==> flow/design.v <==
module signedmul(clk, a_in, b_in, c);
    parameter n = 8;
    input clk;
    input [n-1:0] a_in, b_in;
    output [2*n-1:0] c;
    reg [n-1:0] a, b;
    always @(posedge clk) begin
        a <= #100000 a_in;
        b <= #100000 b_in;
    end
    wire a_min, b_min;
    assign a_min = (a == {1'b1, {(n-1){1'b0}} } );
    assign b_min = (b == {1'b1, {(n-1){1'b0}} } );
	wire [n-1:0] minus_a, minus_b;
	assign minus_a = -a;
	assign minus_b = -b;
    wire sa, sb;
	wire [n-2:0] ma, mb;
    assign sa = a[n-1];
	assign ma = sa ? minus_a[n-2:0] : a[n-2:0];
    assign sb = b[n-1];
	assign mb = sb ? minus_b[n-2:0] : b[n-2:0];
    wire sc;
    assign sc = ( (a == 0)||(b == 0) )? 1'b0 : a[n-1] ^ b[n-1];
    wire [2*(n-1)-1:0] mc;
	assign mc = ma * mb;
	wire [2*n-1:0] mul;
    wire [2*(n-1):0] minus_mc;
    assign minus_mc = -mc;
	assign mul = sc ? {sc, minus_mc} : {sc, 1'b0, mc};
    reg [2*n-1:0] cc;
    always @(a_min or b_min or mul or minus_a or minus_b) begin
		case({a_min, b_min})
			2'b00: cc = mul;
			2'b10: cc = {minus_b[n-1], minus_b, {(n-1){1'b0}} };
			2'b01: cc = {minus_a[n-1], minus_a, {(n-1){1'b0}} };
			default: cc = {2'b01, {(2*n-2){1'b0}} };
		endcase
	end
    reg [2*n-1:0] c;
    always @(posedge clk) begin
        c <= #100000 cc;
    end
endmodule
## Tool chain data of signedmul

The steps from the RTL of signedmul to its reports follow in flow order.
Lines are those of the file above, counted from 1.
Operators carry their Yosys type and port widths (W data, S select, Z words).
Library cell names are shortened.
The mark - stands for no value.

| set-up | value |
|---|---|
| top module | signedmul |
| clock | clk |
| standard-cell library | sky130hd |
| corner | tt_025C_1v80 |

## Word-level counts

Yosys after proc, flatten, opt, wreduce and memory -nomap, before mapping. Enables and synchronous resets that opt folds into registers are not counted as muxes. Memory bits, and registers merged into a memory's read port (data or address), are not among the register bits. Print and check cells are not counted. Equal cells are merged and count once.

| bit counts | value |
|---|---|
| memory bits (read-only) | 0 |
| output and inout port bits | 16 |
| elaborated cells | 21 |
| register bits | 32 |
| input bits | 17 |
| clocked read ports x word width | 0 |
| memories | 0 |
| memory bits (writable) | 0 |
| latch bits | 0 |

| cells by class | value |
|---|---|
| reduce/logical cells | 4 |
| divide/modulo/power cells | 0 |
| bitwise logic cells | 1 |
| $lt $le $gt $ge | 0 |
| shift operators | 0 |
| mux-type cells | 5 |
| multipliers | 1 |
| add/sub/neg operators | 3 |
| equal/unequal tests | 4 |

Operators by type and width:

| kind | number |
|---|---|
| $mul A7 B7 Y14 | 1 |
| $pmux W16 S3 | 1 |
| $eq A8 B8 Y1 const B | 2 |
| $neg A8 Y8 | 2 |
| $logic_not A8 Y1 | 2 |
| $mux W16 | 1 |
| $neg A14 Y15 | 1 |
| $mux W7 | 2 |
| $eq A2 B1 Y1 const B | 1 |
| $eq A2 B2 Y1 const B | 1 |
| $logic_not A2 Y1 | 1 |
| $xor A1 B1 Y1 | 1 |
| $logic_or A1 B1 Y1 | 1 |
| $mux W1 | 1 |

## Depth

Longest topological path by Yosys (ltp), each cell counted once; first at word level (registers and memories cut), then after technology mapping (sequential cells cut; the memories' decode and read muxes count).

| logic depth | value |
|---|---|
| word-level depth | 6 |
| ABC_AREA | 0 |
| depth in mapped cells | 23 |
| mapped depth without buffers | 22 |

## Netlist

The flow's flattened synthesis, as Yosys stat reports it; memories are mapped. The netlist is that of the ABC_AREA named above (0 if unset); the other value can give another one.
Totals and module areas in this step are rounded.

| synthesis totals | value |
|---|---|
| flip-flop cells | 32 |
| mapped cells | 375 |
| area of sequential cells | 640.6 um2 |
| cell area after synthesis | 3206 um2 |
| buffer cells | 7 |

Cells by type:

| type | number | area in all (um2) |
|---|---|---|
| dfxtp_1 | 32 | 640.614 |
| fa_1 | 24 | 480.461 |
| ha_1 | 35 | 437.92 |
| nor2_1 | 62 | 232.723 |
| xnor2_1 | 19 | 166.41 |
| xor2_1 | 19 | 166.41 |
| inv_1 | 34 | 127.622 |
| nand2_1 | 23 | 86.333 |
| o21ai_0 | 13 | 65.062 |
| a21oi_1 | 10 | 50.048 |
| a21o_1 | 6 | 45.043 |
| nor2b_1 | 6 | 37.536 |
| or2_2 | 6 | 37.536 |
| nor3_1 | 7 | 35.034 |
| or3_1 | 5 | 31.28 |
| a211oi_1 | 4 | 30.029 |
| nand3_1 | 6 | 30.029 |
| o221ai_1 | 3 | 26.275 |

Not listed: further types 39, cells in them 61.

## Path before layout

Source: OpenSTA report_checks on the synthesized netlist (no wires, ideal clock, input and output delay 20% of the period each), path of least setup slack; recovery checks are left aside. Register names are those of the netlist, which keeps one name where synthesis merged equal registers.

| path after synthesis | value |
|---|---|
| path type | reg2reg |
| from | reg b[0] |
| to | reg c[13] |
| clock period | 12.4 ns |
| library setup time | 0.134 ns |
| stages | 19 |
| required time | 12.266 ns |
| data arrival time | 5.646 ns |
| path delay | 5.780 ns |
| path slack | 6.621 ns |
| buffers on the path | 0 |
| launch time at the first pin | 0.000 ns |
| synthesis period reached | 5.779 ns |

"path delay" is the arrival time less input delay plus setup time.
"stages": output pins that drive a net of the path, with the launching flip-flop's if there is one; two outputs of one cell count as two.
"synthesis period reached" = period - worst setup slack (recovery checks aside). The figure is calculated, with input and output delays left at 20% of the set period.
The rows between start and end are the longest chain of elaborated cells between them; the timing report does not say that the signal goes this way. Where chains are equally long, one stands for them.
Each line given opens the expression or statement behind the cell; cells for indexed reads and writes are added by Yosys, which also makes memories of some case tables.

| between the ends, after synthesis | value |
|---|---|
| cells stage by stage | dfxtp_1 inv_1 ha_1 or4b_4 o21ai_0 xor2_1 nand2b_1 fa_1 fa_1 inv_1 fa_1 fa_1 ha_1 or3b_1 a211o_1 nor4_2 a41oi_1 xnor2_1 o221ai_1 |
| cells in the longest elaborated chain | 6 |
| elaborated cells on any way between the ends | 13 |
| RTL lines with such cells | 8 |
| those cells by class | 2 x add/sub; 1 x mul; 3 x eq/ne; 4 x mux; 3 x reduce/logical |

Ends and longest elaborated chain, after synthesis:

| what | line | source |
|---|---|---|
| from (decl) | 6 | `reg [n-1:0] a, b;` |
| from (assign) | 9 | `b <= #100000 b_in;` |
| $neg A8 Y8 | 16 | `assign minus_b = -b;` |
| $mux W7 | 22 | `assign mb = sb ? minus_b[n-2:0] : b[n-2:0];` |
| $mul A7 B7 Y14 | 26 | `assign mc = ma * mb;` |
| $neg A14 Y15 | 29 | `assign minus_mc = -mc;` |
| $mux W16 | 30 | `assign mul = sc ? {sc, minus_mc} : {sc, 1'b0, mc};` |
| $pmux W16 S3 | 33 | `case({a_min, b_min})` |
| to (assign) | 42 | `c <= #100000 cc;` |
| to (decl) | 5 | `output [2*n-1:0] c;` |

## Timing after layout

From the final timing report of job 1: the path of least setup slack in the routed layout; clock arrival at registers is part of the times.

| path post-layout | value |
|---|---|
| path type | reg2reg |
| from | reg b[0] |
| to | reg c[12] |
| required time | 4.24 ns |
| launch time at the first pin | 0.29 ns |
| stages | 22 |
| library setup time | 0.13 ns |
| buffers on the path | 1 |
| data arrival time | 5.65 ns |
| path slack | -1.41 ns |
| clock period | 4.08 ns |

The rows between start and end are the longest chain of elaborated cells between them; the timing report does not say that the signal goes this way. Where chains are equally long, one stands for them.

| between the ends, post-layout | value |
|---|---|
| cells stage by stage | dfxtp_4 inv_4 ha_4 or4b_4 o21ai_4 xor2_4 nand2b_4 fa_1 fa_1 inv_2 fa_1 fa_1 ha_4 buf_4 nor3_2 a21o_1 a221o_1 o21ai_4 nand3b_1 o41ai_2 xnor2_1 o21ai_1 |
| cells in the longest elaborated chain | 6 |
| elaborated cells on any way between the ends | 13 |
| RTL lines with such cells | 8 |
| those cells by class | 2 x add/sub; 1 x mul; 3 x eq/ne; 4 x mux; 3 x reduce/logical |

Ends and longest elaborated chain, post-layout:

| what | line | source |
|---|---|---|
| from (decl) | 6 | `reg [n-1:0] a, b;` |
| from (assign) | 9 | `b <= #100000 b_in;` |
| $neg A8 Y8 | 16 | `assign minus_b = -b;` |
| $mux W7 | 22 | `assign mb = sb ? minus_b[n-2:0] : b[n-2:0];` |
| $mul A7 B7 Y14 | 26 | `assign mc = ma * mb;` |
| $neg A14 Y15 | 29 | `assign minus_mc = -mc;` |
| $mux W16 | 30 | `assign mul = sc ? {sc, minus_mc} : {sc, 1'b0, mc};` |
| $pmux W16 S3 | 33 | `case({a_min, b_min})` |
| to (assign) | 42 | `c <= #100000 cc;` |
| to (decl) | 5 | `output [2*n-1:0] c;` |

Wiki page: signedmul / flow data

Below are 2 stored runs of the flow (Yosys, OpenROAD; platform sky130hd) on signedmul, each with its settings and what was measured, unordered. Constraints: input delay and output delay 20% of the set period each, output load 0.01 pF.
By "period reached" is meant the clock period of the run minus its worst setup slack. This is arithmetic on one report: input and output delays are still those of the set period (20% each).
"critical path time": the worst setup path's part of the clock period (all of it between registers, 20% less for each end at a port) less its slack. A launch clock that arrives late makes it longer, a capture clock that arrives late makes it shorter.
By "total power of the final layout" is meant OpenSTA's value without simulated activity: inputs other than the clock are taken to toggle once in ten clock periods, and the tool carries that through the logic.
Values from the reports are rounded here.

#### Job 1

| setting | value |
|---|---|
| period_ns | `4.08` |
| CORE_UTILIZATION | `45` |
| SETUP_SLACK_MARGIN | `-0.23` |
| CORE_ASPECT_RATIO | `1.87` |
| CORE_MARGIN | `2` |
| ABC_AREA | `0` |
| GPL_TIMING_DRIVEN | `1` |
| CTS_CLUSTER_SIZE | `62` |
| CTS_CLUSTER_DIAMETER | `89` |
| MIN_ROUTING_LAYER | `met2` |
| CAP_MARGIN | `20` |
| SLEW_MARGIN | `20` |

| result | value |
|---|---|
| setup slack of the worst path | -1.414 ns |
| total die area | 7848 um2 |
| area of the synthesized netlist | 3206 um2 |
| standard-cell area after layout | 4916 um2 |
| total negative slack | -12.10 ns |
| worst hold slack in the final report | 0.659 ns |
| period reached | 5.494 ns |
| critical path time | 5.49 ns |
| type of the worst setup path | reg2reg |
| utilization | 0.703 |
| total power of the final layout | 4.345 mW |

#### Job 2

| setting | value |
|---|---|
| period_ns | `11.2` |
| CORE_UTILIZATION | `17` |
| PLACE_DENSITY_LB_ADDON | `0.09` |
| CORE_ASPECT_RATIO | `0.82` |
| CELL_PAD_IN_SITES_GLOBAL_PLACEMENT | `1` |
| GPL_ROUTABILITY_DRIVEN | `0` |
| CTS_CLUSTER_SIZE | `24` |
| CAP_MARGIN | `20` |
| CORE_MARGIN | `2` |
| SLEW_MARGIN | `20` |

| result | value |
|---|---|
| setup slack of the worst path | 4.225 ns |
| total die area | 19980 um2 |
| area of the synthesized netlist | 3206 um2 |
| standard-cell area after layout | 3953 um2 |
| total negative slack | 0.000 ns |
| worst hold slack in the final report | 0.590 ns |
| period reached | 6.975 ns |
| critical path time | 6.98 ns |
| type of the worst setup path | reg2reg |
| utilization | 0.213 |
| total power of the final layout | 1.137 mW |
